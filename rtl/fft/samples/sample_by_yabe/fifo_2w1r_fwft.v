==> flow/design.v <==
module fifo_2w1r_fwft
  #(parameter read_width = 8,
    parameter depth_log2 = 8
    )
  (
   input                       CLK,
   input                       RST,
   input [2*read_width-1:0]    din,
   input                       wr_en,
   output reg                  full,
   output reg [read_width-1:0] dout,
   input                       rd_en,
   output reg                  empty
   );
   localparam depth = (1<<depth_log2);
   reg [read_width-1:0]     memu[0:depth-1];
   reg [read_width-1:0]     meml[0:depth-1];
   localparam ptr_zero = {(depth_log2){1'b0}};
   localparam ptr_one  = {{(depth_log2-1){1'b0}}, 1'b1};
   reg [depth_log2-1:0] wrptr;
   reg [depth_log2-1:0] rdptr;
   reg                  u;
   wire [depth_log2-1:0] wrptr_next = wrptr + ptr_one; 
   reg                  empty_1;
   wire [read_width-1:0]     dout_next;
   wire                 next_empty = wrptr != rdptr;
   always @(posedge CLK or negedge RST)
     if (!RST) begin
        empty <= 1'b1;
     end else begin
        if (wrptr != rdptr)
          empty <= 1'b0;
        if (wrptr == rdptr && rd_en && !full)
          empty <= 1'b1;
     end
   always @(posedge CLK or negedge RST)
     if (!RST) begin
        full <= 1'b0;
     end else begin
        if (wrptr_next == rdptr && wr_en)
          full <= 1'b1;
        else if (wrptr != rdptr)
          full <= 1'b0;
     end
   always @(posedge CLK or negedge RST)
     if (!RST) begin
        wrptr <= ptr_zero;
     end else begin
        if (wr_en && !full)
          wrptr <= wrptr + ptr_one;
     end
   always @(posedge CLK or negedge RST)
     if (!RST) begin
        rdptr <= ptr_zero;
     end else begin
        if (rd_en && ~u && !empty)
          rdptr <= rdptr + ptr_one;
     end
   always @(posedge CLK or negedge RST)
     if (!RST) begin
        u <= 1'b0;
     end else begin
        if (rd_en && !empty)
          u <= ~u;
     end
   always @(posedge CLK)
     if (wr_en && !full)
       memu[wrptr] <= din[2*read_width-1:read_width];
   always @(posedge CLK)
     if (wr_en && !full)
       meml[wrptr] <= din[read_width-1:0];
   always @(posedge CLK)
     if (empty)
       dout <= memu[rdptr];
     else if (rd_en) begin
        if (u)
          dout <= memu[rdptr];
        else
          dout <= meml[rdptr];
     end
endmodule
From RTL to reports: fifo_2w1r_fwft

Tool output for the design above, in the order of the flow.
Line numbers count from 1 in the design file above.
Cell names lack the library's common part.
A cell with n/a has no value.

Top: fifo_2w1r_fwft
Clock: CLK
Cell library: sky130hd
Corner: tt_025C_1v80

Word-level counts

Counts by Yosys on the flattened word-level netlist (proc, flatten, opt, wreduce; memories kept). Register bits leave out memories and registers merged into their read ports (data or address). Print and check cells are left out. Cells with the same type and inputs are merged into one.
Memory sizes are those after Yosys's memory passes, which may raise the word count (mostly to a power of two), join words into wider ones and drop unused or constant bits.

Add/sub/neg operators: 2
Eq/ne operators: 3
Mux-type cells: 10
Bitwise gates (word level): 1
Reductions and logical operators: 12

Operators with widths:

| operator                                                       | number |
| 8-bit 2-to-1 mux                                               | 6 |
| 8-bit by 1-bit adder with 8-bit output (second input constant) | 2 |
| 8-bit == test                                                  | 2 |
| 8-bit inequality test                                          | 1 |
| 1-bit logical AND                                              | 7 |
| 2-bit nonzero test                                             | 3 |
| 1-bit 2-to-1 mux                                               | 4 |
| 1-bit zero test                                                | 2 |
| 1-bit inverter                                                 | 1 |

Register bits: 27
Bits in writable memories: 4096
Memory cells: 2
Input port bits: 20
Output and inout bits: 10
Cells after elaboration: 36

Memory list:

| name | depth | bits a word | read ports | wr ports | line | source |
| meml | 256   | 8           | 1          | 1        | 17   | `reg [read_width-1:0]     meml[0:depth-1];` |
| memu | 256   | 8           | 1          | 1        | 16   | `reg [read_width-1:0]     memu[0:depth-1];` |

Logic depth

Depth = most cells in a row (Yosys ltp): at word level without a register or memory, in the mapped netlist without a sequential cell, where the memories' decode and read muxes count.

Depth in word-level cells: 4
ABC_AREA: 0
Gate-level depth with buffers: 13
Mapped depth without buffers: 7

After synthesis

Yosys stat after the flow's synthesis: flattened, memories mapped to cells. It holds for the ABC_AREA given above (unset counts as 0); a run with the other value may have another netlist.
The area totals of this step are shown rounded.

Cell count: 6987
Synthesis area: 160000 µm²
Sequential part of the area: 120000 µm²
Flip-flop cells: 4123
Buffers: 416

Cells by type:

| type     | number | total area (µm²) |
| edfxtp_1 | 4104   | 1.23E+05 |
| mux4_2   | 1002   | 2.26E+04 |
| mux2i_1  | 252    | 2.52E+03 |
| a22oi_1  | 164    | 1.23E+03 |
| nor2_1   | 301    | 1.13E+03 |
| clkbuf_1 | 163    | 611.837 |
| buf_2    | 118    | 590.566 |
| a21oi_1  | 111    | 555.533 |
| o221ai_1 | 57     | 499.229 |
| buf_4    | 66     | 495.475 |
| buf_6    | 40     | 450.432 |
| dfrtp_1  | 18     | 450.432 |
| a221oi_1 | 48     | 420.403 |
| nand2_1  | 75     | 281.52 |
| a22o_1   | 31     | 271.51 |
| o21ai_0  | 51     | 255.245 |
| a211oi_1 | 33     | 247.738 |
| nand3_1  | 43     | 215.206 |

Other cell types: 56; their cells: 310.

Worst setup path after synthesis

Source: OpenSTA report_checks on the synthesized netlist (no wires, ideal clock, input and output delay 20% of the period each), path of least setup slack; recovery checks are left aside. Register names are those of the netlist, which keeps one name where synthesis merged equal registers.

Path kind: input -> register
From: input wr_en
To: memory meml[63][0]
Clock period: 3.76 ns
Input delay: 0.752 ns
Library setup time: 0.409 ns
Time at the first pin: 0.752 ns
Arrival time: 2.593 ns
Required time: 3.351 ns
Path slack: 0.758 ns
Path delay: 2.250 ns
Stages on the path: 5
Buffers on the path: 1
Synthesis period reached: 3.002 ns

"path delay" = arrival - input delay + setup time.
"stages on the path": output pins that drive a net of the path, with the launching flip-flop's if there is one; two outputs of one cell count as two.
"synthesis period reached" = period - worst setup slack (recovery checks aside). The figure is calculated, with input and output delays left at 20% of the set period.
The rows between start and end are the longest chain of elaborated cells between them; the timing report does not say that the signal goes this way. Where chains are equally long, one stands for them.
Each line given opens the expression or statement behind the cell; cells for indexed reads and writes are added by Yosys, which also makes memories of some case tables.
The path ends at the enable pin of a flip-flop; only ways to that pin are counted.

Path through: nor2b_1 nand2_1 or2_2 clkbuf_1 nor3_1
Cells in the longest elaborated chain: 2
Elaborated cells between the ends (all ways): 3
Classes of those cells: mux: 2; reduce/logical: 1

Ends and longest elaborated chain, after synthesis:

| what              | line | source |
| start, declared   | 9    | `input                       wr_en,` |
| 1-bit logical AND | 70   | `if (wr_en && !full)` |
| 8-bit 2-to-1 mux  | 70   |  |
| end, declared     | 17   | `reg [read_width-1:0]     meml[0:depth-1];` |

Timing after layout

From the final timing report of stored run 1: the path of least setup slack in the routed layout; clock arrival at registers is part of the times.

Path kind: register -> register
From: register rdptr[0]
To: register dout[3]
Clock period: 3.49 ns
Library setup time: 0.25 ns
Time at the first pin: 1.02 ns
Arrival time: 4.50 ns
Required time: 4.28 ns
Path slack: -0.21 ns
Stages on the path: 13
Buffers on the path: 5

The rows between start and end are the longest chain of elaborated cells between them; the timing report does not say that the signal goes this way. Where chains are equally long, one stands for them.
A memory read counts as a cell of the chain, while the word-level depth stops at memories.
At most two assigning lines are given for a register; there are more.

Path through: dfrtp_4 buf_16 buf_6 clkbuf_16 buf_4 mux4_2 mux4_2 nor2_4 a311oi_1 a221oi_2 buf_4 nor2_2 o32a_1
Cells in the longest elaborated chain: 4
Elaborated cells between the ends (all ways): 5
Source lines of those cells: 5
Classes of those cells: mux: 3; memory: 2

Ends and longest elaborated chain, post-layout:

| what                    | line | source |
| start, declared         | 21   | `reg [depth_log2-1:0] rdptr;` |
| start, assigned         | 54   | `rdptr <= ptr_zero;` |
| start, assigned         | 57   | `rdptr <= rdptr + ptr_one;` |
| memory read 256 x 8 bit | 17   | `reg [read_width-1:0]     meml[0:depth-1];` |
| 8-bit 2-to-1 mux        | 76   | `if (u)` |
| 8-bit 2-to-1 mux        | 75   | `else if (rd_en) begin` |
| 8-bit 2-to-1 mux        | 73   | `if (empty)` |
| end, assigned           | 74   | `dout <= memu[rdptr];` |
| end, assigned           | 77   | `dout <= memu[rdptr];` |
| end, declared           | 11   | `output reg [read_width-1:0] dout,` |

Top module fifo_2w1r_fwft; platform sky130hd; tools Yosys and OpenROAD; 2 stored runs in no particular order. Input and output delays are each 20% of the period that was set; the output load is 0.01 pF.
By "achieved period" is meant the clock period of the run minus its worst setup slack. This is arithmetic on one report: input and output delays are still those of the set period (20% each).
"time of the worst setup path" means the part of the period allowed to the worst setup path (the constraints hold back 20% at inputs and 20% at outputs) less its slack; where the path has registers, the arrival times of their clocks count too.
"power" is the tool's figure for a default switching activity; nothing was simulated.
The results are shown rounded.
Settings: -- = not set for that run.
Results: -- = not shown.

| item                                    | stored run 1         | stored run 2 |
| period_ns                               | 3.49                 | 1.92         |
| CORE_UTILIZATION                        | 16                   | 43           |
| PLACE_DENSITY_LB_ADDON                  | 0.16                 | 0.28         |
| TNS_END_PERCENT                         | 55                   | --           |
| ABC_AREA                                | 0                    | --           |
| CTS_CLUSTER_SIZE                        | 38                   | --           |
| CAP_MARGIN                              | 5                    | 25           |
| CORE_MARGIN                             | 2                    | 2            |
| SLEW_MARGIN                             | 20                   | 0            |
| CORE_ASPECT_RATIO                       | --                   | 1.05         |
| CELL_PAD_IN_SITES_DETAIL_PLACEMENT      | --                   | 2            |
| MAX_ROUTING_LAYER                       | --                   | met5         |
| time of the worst setup path (ns)       | 3.70                 | --           |
| critical path type                      | register -> register | --           |
| chip area after synthesis (Yosys) (µm²) | 160000               | --           |
| power (mW)                              | 160                  | --           |
| full die area (µm²)                     | 1000000              | --           |
| achieved period (ns)                    | 3.705                | --           |
| post-route utilization                  | 0.21                 | --           |
| smallest setup slack (ns)               | -0.21                | --           |
| std-cell area (final layout) (µm²)      | 210000               | --           |
| setup total negative slack (ns)         | -1.4                 | --           |

Stored run 2: no final report: clock tree synthesis broke off with DPL-0033
